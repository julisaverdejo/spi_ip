==> flow/design.v <==
module spi(
  input logic         clk_i,
  input logic         rst_i,
  input logic  [7:0]  din_i,
  input logic  [15:0] dvsr_i,
  input logic         start_i,
  input logic         cpol_i,
  input logic         cpha_i,
  output logic [7:0]  dout_o,
  output logic        spi_done_tick_o,
  output logic        ready_o,
  output logic        sclk_o,
  input logic         miso_i,
  output logic        mosi_o
);
  typedef enum {idle, cpha_delay, p0, p1} state_type;
  state_type state_reg, state_next;
  logic p_clk;
  logic [15:0] c_reg, c_next;
  logic spi_clk_reg, ready_i, spi_done_tick_i;
  logic spi_clk_next;
  logic [2:0] n_reg, n_next;
  logic [7:0] si_reg, si_next;
  logic [7:0] so_reg, so_next;
  always_ff @(posedge clk_i, posedge rst_i)
    if(rst_i) begin
      state_reg <= idle;
      si_reg <= 0;
      so_reg <= 0;
      n_reg <= 0;
      c_reg <= 0;
      spi_clk_reg <= 0;
    end
    else begin
      state_reg <= state_next;
      si_reg <= si_next;
      so_reg <= so_next;
      n_reg <= n_next;
      c_reg <= c_next;
      spi_clk_reg <= spi_clk_next;
    end
    always_comb
    begin
      state_next = state_reg;
      ready_i = 0;
      spi_done_tick_i = 0;
      si_next = si_reg;
      so_next = so_reg;
      n_next = n_reg;
      c_next = c_reg;
      case (state_reg)
        idle: begin
          ready_i = 1;
          if (start_i) begin
            so_next = din_i;
            n_next = 0;  
            c_next = 0;
            if (cpha_i)
              state_next = cpha_delay;
            else
              state_next = p0;
          end
        end
        cpha_delay: begin
          if (c_reg == dvsr_i) begin
            state_next = p0;
            c_next = 0;
          end
          else
              c_next = c_reg + 1;
        end
        p0: begin
            if (c_reg == dvsr_i) begin
              state_next = p1;
              si_next = {si_reg[6:0], miso_i};
              c_next = 0;
            end
            else
              c_next = c_reg + 1;
        end         
        p1: begin
          if (c_reg == dvsr_i)
            if (n_reg == 7) begin
              spi_done_tick_i = 1;
              state_next = idle;
            end
            else begin
              so_next = {so_reg[6:0], 1'b0};
              state_next = p0;
              n_next = n_reg + 1;
              c_next = 0;
            end
          else
            c_next = c_reg + 1;
        end                             
       endcase
    end
    assign ready_o = ready_i;
    assign spi_done_tick_o = spi_done_tick_i;
    assign p_clk = (state_next == p1 && ~cpha_i) || (state_next == p0 && cpha_i);
    assign spi_clk_next = (cpol_i) ? ~p_clk : p_clk;
    assign dout_o = si_reg;
    assign mosi_o = so_reg[7];
    assign sclk_o = spi_clk_reg;
endmodule
### Tool chain data of spi

What the tools print for spi, step after step.
Line numbers count from 1 in the design file above.
Cell names lack the library's common part.
A cell with n/a has no value.

| set-up | value |
|---|---|
| top | spi |
| clock port | clk_i |
| library | sky130hd |
| corner | tt_025C_1v80 |

### Elaborated design

Yosys after proc, flatten, opt, wreduce and memory -nomap, before mapping. Memory bits, and registers merged into a memory's read port (data or address), are not among the register bits. Print and check cells are not counted. Equal cells are merged and count once.

| word-level totals | value |
|---|---|
| register bits after elaboration | 68 |
| bits of input ports | 30 |
| output and inout bits | 12 |
| elaborated cells | 56 |

| cells by class | value |
|---|---|
| $add $sub $neg | 2 |
| eq/ne operators | 11 |
| mux-type cells | 25 |
| bitwise operators | 2 |
| reductions and logical operators | 10 |

Operator list:

| cell | count |
|---|---|
| 32-bit by 2-bit == test with 1-bit output with constant B | 4 |
| 32-bit parallel mux with 4-bit select | 1 |
| 32-bit 2-to-1 mux | 4 |
| 16-bit 2-to-1 mux | 4 |
| 16-bit parallel mux with 3-bit select | 1 |
| 32-bit by 1-bit == test with 1-bit output with constant B | 1 |
| 32-bit logical NOT | 1 |
| 8-bit 2-to-1 mux | 3 |
| 16-bit by 1-bit adder with 16-bit output with constant B | 1 |
| 16-bit == test | 1 |
| 8-bit parallel mux with 2-bit select | 1 |
| 3-bit 2-to-1 mux | 3 |
| 2-bit inequality test with constant B | 3 |
| 3-bit parallel mux with 2-bit select | 1 |
| 1-bit 2-to-1 mux | 5 |
| 4-bit AND reduction | 1 |
| 4-bit nonzero test | 1 |
| 2-bit 2-to-1 mux | 2 |
| 3-bit by 1-bit adder with 3-bit output with constant B | 1 |
| 3-bit == test with constant B | 1 |
| 3-bit inequality test with constant B | 1 |
| 3-bit AND reduction | 1 |
| 1-bit logical AND | 2 |
| 1-bit inverter | 2 |
| 2-bit AND reduction | 1 |
| 2-bit nonzero test | 1 |
| 2-bit OR reduction | 1 |
| 1-bit logical OR | 1 |

### Longest topological paths

Yosys ltp: most cells in a row. Word level: on the elaborated netlist, between registers, memories and ports. Mapped: between sequential cells and ports; inverters and the memories' decode and read muxes count.

| logic depth | value |
|---|---|
| depth after elaboration | 9 |
| ABC_AREA | 0 |
| depth in mapped cells | 9 |

### Mapped cells and area

Source: synth_stat.txt of the flow (Yosys; design flattened, memories mapped). It holds for the ABC_AREA given above (unset counts as 0); a run with the other value may have another netlist.
The area totals of this step are shown rounded.

| mapped netlist | value |
|---|---|
| cells in the netlist | 219 |
| cell area after synthesis | 2280 µm² |
| flip-flops | 40 |

Cell types:

| type | count | total area (µm²) |
|---|---|---|
| dfrtp_1 | 39 | 975.936 |
| mux2_2 | 16 | 180.173 |
| xor2_1 | 17 | 148.893 |
| mux2_4 | 7 | 105.101 |
| o21ai_0 | 15 | 75.072 |
| nand2_1 | 14 | 52.55 |
| inv_1 | 12 | 45.043 |
| nor3_1 | 9 | 45.043 |
| nor2_1 | 11 | 41.29 |
| ha_1 | 3 | 37.536 |
| nand4_1 | 6 | 37.536 |
| a21oi_1 | 7 | 35.034 |
| nand3_1 | 7 | 35.034 |
| or3_1 | 5 | 31.28 |
| buf_4 | 4 | 30.029 |
| mux2i_1 | 3 | 30.029 |
| dfstp_2 | 1 | 26.275 |
| nor4_1 | 4 | 25.024 |

Other cell types: 27; their cells: 39.

### Path before layout

Path of least setup slack by OpenSTA after synthesis, without wires, with an ideal clock, recovery checks aside; 20% of the period is set as input and as output delay. Where synthesis merged equal registers, the netlist keeps one of their names.

| timing path after synthesis | value |
|---|---|
| path type | in2out |
| start point | input port dvsr_i[1] |
| end point | output port spi_done_tick_o |
| period | 2.43 ns |
| external input delay | 0.486 ns |
| time at the first pin | 0.486 ns |
| arrival | 1.658 ns |
| setup slack | 0.286 ns |
| path delay | 1.172 ns |
| stages | 5 |
| path buffers | 1 |
| synthesis period reached | 2.144 ns |

"path delay" is the arrival time less input delay plus setup time.
A path that ends at an output port has no setup time.
"stages" counts driving pins, that of a launching flip-flop among them; a cell with two outputs on the path counts twice.
"synthesis period reached" = period - worst setup slack (recovery checks aside). The figure is calculated, with input and output delays left at 20% of the set period.
Between the ends stands the longest chain of elaborated cells between them, by number of cells; it is not shown to be the way that was timed. Of several equally long chains one is given.
A line is the first line of the expression or statement that the cell stems from. Yosys adds cells for indexed reads and writes and turns some case tables into memories.

| between the ends, after synthesis | value |
|---|---|
| path through | xor2_1 -> nor4_1 -> nand4_1 -> buf_4 -> nor3_1 |
| length of the longest elaborated chain | 3 |
| elaborated cells on any way between the ends | 3 |
| classes of those cells | eq/ne (1); mux (2) |

RTL lines, path after synthesis:

| element | line | source |
|---|---|---|
| start, declared | 5 | `input logic  [15:0] dvsr_i,` |
| 16-bit == test | 82 | `if (c_reg == dvsr_i)` |
| 1-bit 2-to-1 mux | 82 |  |
| 1-bit 2-to-1 mux | 51 | `case (state_reg)` |
| end, declared | 10 | `output logic        spi_done_tick_o,` |

### Worst path after layout

Path of least setup slack in the final report of run 1 (OpenROAD, finished layout, wires in). Where an end is a register, its clock arrival counts in the times.

| timing path post-layout | value |
|---|---|
| path type | reg2out |
| start point | register c_reg[3] |
| end point | output port spi_done_tick_o |
| period | 1.76 ns |
| time at the first pin | 0.28 ns |
| arrival | 1.95 ns |
| setup slack | -0.55 ns |
| stages | 6 |
| path buffers | 1 |

Between the ends stands the longest chain of elaborated cells between them, by number of cells; it is not shown to be the way that was timed. Of several equally long chains one is given.

| between the ends, post-layout | value |
|---|---|
| path through | dfrtp_1 -> xor2_2 -> nor4_4 -> nand4_1 -> nor3_2 -> buf_2 |
| length of the longest elaborated chain | 3 |
| elaborated cells on any way between the ends | 3 |
| classes of those cells | eq/ne (1); mux (2) |

RTL lines, path post-layout:

| element | line | source |
|---|---|---|
| start, declared | 19 | `logic [15:0] c_reg, c_next;` |
| start, assigned | 31 | `c_reg <= 0;` |
| start, assigned | 39 | `c_reg <= c_next;` |
| 16-bit == test | 82 | `if (c_reg == dvsr_i)` |
| 1-bit 2-to-1 mux | 82 |  |
| 1-bit 2-to-1 mux | 51 | `case (state_reg)` |
| end, declared | 10 | `output logic        spi_done_tick_o,` |

Flow measurements of spi on sky130hd: 2 stored runs with different settings, listed in no order. Input and output delays are each 20% of the period that was set; the output load is 0.01 pF.
"worst setup path time": the worst setup path's part of the clock period (all of it between registers, 20% less for each end at a port) less its slack. A launch clock that arrives late makes it longer, a capture clock that arrives late makes it shorter.
"total power after layout" is the tool's figure for a default switching activity; nothing was simulated.
The measured numbers are rounded.
Settings: . = not set for that run.

| item | run 1 | run 2 |
|---|---|---|
| period_ns | 1.76 | 2.78 |
| CORE_UTILIZATION | 18 | 37 |
| SETUP_SLACK_MARGIN | 0.14 | 0.75 |
| PLACE_DENSITY | 0.91 | . |
| CORE_ASPECT_RATIO | 1.7 | . |
| CORE_MARGIN | 3 | 2 |
| CELL_PAD_IN_SITES_GLOBAL_PLACEMENT | 0 | 2 |
| TNS_END_PERCENT | 100 | . |
| CTS_CLUSTER_DIAMETER | 299 | . |
| MIN_ROUTING_LAYER | met2 | . |
| CAP_MARGIN | 20 | 20 |
| SLEW_MARGIN | 20 | 0 |
| PLACE_DENSITY_LB_ADDON | . | 0.09 |
| ABC_AREA | . | 1 |
| GPL_ROUTABILITY_DRIVEN | . | 0 |
| MAX_ROUTING_LAYER | . | met4 |
| total power after layout (mW) | 3.34 | 1.59 |
| area of the synthesized netlist (µm²) | 2280 | 2460 |
| standard-cell area of the final layout (µm²) | 3790 | 3510 |
| full die area (µm²) | 14100 | 7330 |
| worst setup path time (ns) | 1.95 | 1.54 |
| worst setup path kind | reg2out | reg2out |
| lowest setup slack (ns) | -0.546 | 0.686 |
| total negative slack (ns) | -17.5 | 0.000 |
